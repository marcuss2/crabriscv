==> flow/design.v <==
module timer #(parameter WIDTH = 32, parameter PERIOD = 25000000)(
	input clk,		 
	input [9:0] period,
	output reg out  
	);
	reg [(WIDTH-1):0] counter;
	wire [24:0] p;
	assign p[24:15] = period;
	assign p[14:2] = 0;
	assign p[1] = 1;
	assign p[0] = 0;
	always @(posedge clk) begin
		if (counter < p) begin
			counter <= counter + {{WIDTH-1{1'b0}},1'b1};
			out <= 1'b0;
		end
		else begin
			counter <= 0;
			out <= 1'b1;
		end
	end
endmodule
# [Reports on timer]
# What the tools print for timer, step after step.
# Line numbers count from 1 in the design file above.
# Operators: Yosys type, input widths -> output width; for muxes data width and select width s.
# Library cell names are shortened.
# Not given: -
[design] top="timer" clock_port="clk" cell_library="sky130hd" corner="tt_025C_1v80"

# [After elaboration]
# Yosys after proc, flatten, opt, wreduce and memory -nomap, before mapping. Enables and synchronous resets that opt folds into registers are not counted as muxes. Memory bits, and registers merged into a memory's read port (data or address), are not among the register bits. Print and check cells are not counted. Equal cells are merged and count once.
[bits] output_inout_bits=1 word_cells=5 regBits=33 in_bits=11
[classes] muxes=1 add_sub_neg=1 cmp=1
[ops] operator="$add 32x1->32 const B" count=1
[ops] operator="$lt 32x25->1" count=1
[ops] operator="$mux 1" count=1

# [Logic depth]
# Yosys ltp: most cells in a row. Word level: on the elaborated netlist, between registers, memories and ports. Mapped: between sequential cells and ports; inverters and the memories' decode and read muxes count.
[depth] depth_word=2 abc_area=0 mapped_depth=8 depth_no_buf=6

# [After synthesis]
# Source: synth_stat.txt of the flow (Yosys; design flattened, memories mapped). It holds for the ABC_AREA given above (unset counts as 0); a run with the other value may have another netlist.
# Totals and module areas in this step are rounded.
[types] cell="dfxtp_1" count=33 type_area_um2=660.634
[types] cell="ha_1" count=11 type_area_um2=137.632
[types] cell="nor3_1" count=20 type_area_um2=100.096
[types] cell="xnor2_1" count=9 type_area_um2=78.826
[types] cell="a211oi_1" count=10 type_area_um2=75.072
[types] cell="nand4_1" count=9 type_area_um2=56.304
[types] cell="or3_1" count=9 type_area_um2=56.304
[types] cell="nand3_1" count=10 type_area_um2=50.048
[types] cell="nor4_1" count=8 type_area_um2=50.048
[types] cell="inv_1" count=13 type_area_um2=48.797
[types] cell="o21ai_0" count=9 type_area_um2=45.043
[types] cell="xor2_1" count=5 type_area_um2=43.792
[types] cell="nand2_1" count=10 type_area_um2=37.536
[types] cell="and4_1" count=3 type_area_um2=26.275
[types] cell="clkbuf_1" count=6 type_area_um2=22.522
[types] cell="or4_1" count=3 type_area_um2=22.522
[types] cell="nand4_4" count=1 type_area_um2=21.27
[types] cell="a21o_1" count=2 type_area_um2=15.014
# Not listed: further types 13, cells in them 13.
[synth_totals] flip_flops=33 buf_cells=8 seqArea_um2=660.6 cell_count=184 mapped_area_um2=1632

# [Path before layout]
# Source: OpenSTA report_checks on the synthesized netlist (no wires, ideal clock, input and output delay 20% of the period each), path of least setup slack; recovery checks are left aside. Register names are those of the netlist, which keeps one name where synthesis merged equal registers.
[synth_timing] kind="input -> register" start="input period[3]" end="register counter[2]" launch_ps=396 required_ps=1848 path_buffers=2 delay_ps=1589 path_slack_ps=-5 input_delay_ps=396 setup_ps=132 period_ps=1980 stages=8 t_arrival_ps=1853 period_less_setup_slack_ps=1985
# "delay_ps" = arrival - input delay + setup time.
# "stages" counts driving pins, that of a launching flip-flop among them; a cell with two outputs on the path counts twice.
# "period_less_setup_slack_ps" is the clock period less the worst setup slack; recovery checks do not enter. This is arithmetic on one report: input and output delays are still those of the set period (20% each).
# Between the ends stands the longest chain of elaborated cells between them, by number of cells; it is not shown to be the way that was timed. Of several equally long chains one is given.
# Each line given opens the expression or statement behind the cell; cells for indexed reads and writes are added by Yosys, which also makes memories of some case tables.
[synth_between] cell_sequence="inv_1 ha_1 a41oi_1 o311ai_0 a21o_1 clkbuf_1 clkbuf_1 nor3_1" elab_chain_cells=1 cells_between=1 cone_lines=1 classes_between="1 x compare"
[synth_rtl] item="start, declared" line_no=3 rtl="input [9:0] period,"
[synth_rtl] item="$lt 32x25->1" line_no=13 rtl="if (counter < p) begin"
[synth_rtl] item="end, assigned" line_no=14 rtl="counter <= counter + {{WIDTH-1{1'b0}},1'b1};"
[synth_rtl] item="end, assigned" line_no=18 rtl="counter <= 0;"
[synth_rtl] item="end, declared" line_no=6 rtl="reg [(WIDTH-1):0] counter;"

# [Path in the finished layout]
# From the final timing report of job 1: the path of least setup slack in the routed layout; clock arrival at registers is part of the times.
# The path's times are printed in steps of 10 ps; the period is the one set.
[layout_timing] kind="register -> register" start="register counter[8]" end="register counter[21]" stages=6 launch_ps=270 path_slack_ps=140 period_ps=2020 required_ps=2220 t_arrival_ps=2080 path_buffers=1 setup_ps=80
# Between the ends stands the longest chain of elaborated cells between them, by number of cells; it is not shown to be the way that was timed. Of several equally long chains one is given.
[layout_between] cell_sequence="dfxtp_1 nand3_1 or4_4 buf_6 or3_1 a211oi_2" elab_chain_cells=1 cells_between=2 cone_lines=2 classes_between="1 x add/sub; 1 x compare"
[layout_rtl] item="start, declared" line_no=6 rtl="reg [(WIDTH-1):0] counter;"
[layout_rtl] item="start, assigned" line_no=14 rtl="counter <= counter + {{WIDTH-1{1'b0}},1'b1};"
[layout_rtl] item="start, assigned" line_no=18 rtl="counter <= 0;"
[layout_rtl] item="$add 32x1->32" line_no=14
[layout_rtl] item="end, assigned" line_no=14
[layout_rtl] item="end, assigned" line_no=18
[layout_rtl] item="end, declared" line_no=6

Below are 2 stored runs of the flow (Yosys, OpenROAD; platform sky130hd) on timer, each with its settings and what was measured, unordered. Constraints: input delay and output delay 20% of the set period each, output load 0.01 pF.
By "achieved_clock_period_ps" is meant the clock period of the run minus its worst setup slack. This is arithmetic on one report: input and output delays are still those of the set period (20% each).
By "worst_setup_path_time_ps" is meant the share of the clock period that the worst setup path is allowed (20% is reserved at inputs, 20% at outputs), minus its slack. Clock arrival times at its registers enter into it.
"fin_power_uw" is the tool's figure for a default switching activity; nothing was simulated.
"worst_setup_path_time_ps" is given in steps of 10 ps.
Results are given in rounded form.

[flow] job 1: files
==> flow/run.sh <==
#!/bin/bash
# the make line also repeats the synthesis and layout settings of config.mk as NAME=value (left out here)
make -C /OpenROAD-flow-scripts/flow DESIGN_CONFIG=/design/flow/config.mk WORK_HOME=/design/flow/orfs CLKGATE_MAP_FILE= finish
==> flow/config.mk <==
export PLATFORM = sky130hd
export DESIGN_NAME = timer
export DESIGN_NICKNAME = timer
export VERILOG_FILES = /design/flow/design.v
export SDC_FILE = /design/flow/constraint.sdc
export NUM_CORES = 4
export LEC_CHECK = 0
export CAP_MARGIN = 20
export CORE_MARGIN = 2
export CORE_UTILIZATION = 40
export SETUP_SLACK_MARGIN = 0.13
export SLEW_MARGIN = 20
==> flow/constraint.sdc <==
create_clock -name core_clock -period 2.02 [get_ports {clk}]
set_input_delay 0.4040 -clock core_clock [delete_from_list [all_inputs] [get_ports {clk}]]
set_output_delay 0.4040 -clock core_clock [all_outputs]
set_load 0.01 [all_outputs]

[flow] job 1: metrics
[metrics] synthesis_area_um2 = 1632
[metrics] die_um2 = 4606
[metrics] final_stdcell_area_um2 = 2535
[metrics] layout_utilization_pct = 63.8
[metrics] worstSetupSlack_ps = 139
[metrics] setupTns_ps = 0
[metrics] fin_hold_ws_ps = 553
[metrics] fin_power_uw = 1186
[metrics] achieved_clock_period_ps = 1881
[metrics] worst_setup_path_time_ps = 1880
[metrics] worst_path_kind = register -> register

[flow] job 2: files
==> flow/run.sh <==
#!/bin/bash
# the make line also repeats the synthesis and layout settings of config.mk as NAME=value (left out here)
make -C /OpenROAD-flow-scripts/flow DESIGN_CONFIG=/design/flow/config.mk WORK_HOME=/design/flow/orfs CLKGATE_MAP_FILE= finish
==> flow/config.mk <==
export PLATFORM = sky130hd
export DESIGN_NAME = timer
export DESIGN_NICKNAME = timer
export VERILOG_FILES = /design/flow/design.v
export SDC_FILE = /design/flow/constraint.sdc
export NUM_CORES = 4
export LEC_CHECK = 0
export CAP_MARGIN = 25
export CELL_PAD_IN_SITES_DETAIL_PLACEMENT = 2
export CELL_PAD_IN_SITES_GLOBAL_PLACEMENT = 1
export CORE_MARGIN = 2
export CORE_UTILIZATION = 55
export CTS_CLUSTER_DIAMETER = 129
export GPL_ROUTABILITY_DRIVEN = 0
export MIN_ROUTING_LAYER = met2
export PLACE_DENSITY_LB_ADDON = 0.09
export SLEW_MARGIN = 15
==> flow/constraint.sdc <==
create_clock -name core_clock -period 3.17 [get_ports {clk}]
set_input_delay 0.6340 -clock core_clock [delete_from_list [all_inputs] [get_ports {clk}]]
set_output_delay 0.6340 -clock core_clock [all_outputs]
set_load 0.01 [all_outputs]

[flow] job 2: no results, placement failed with DPL-0033
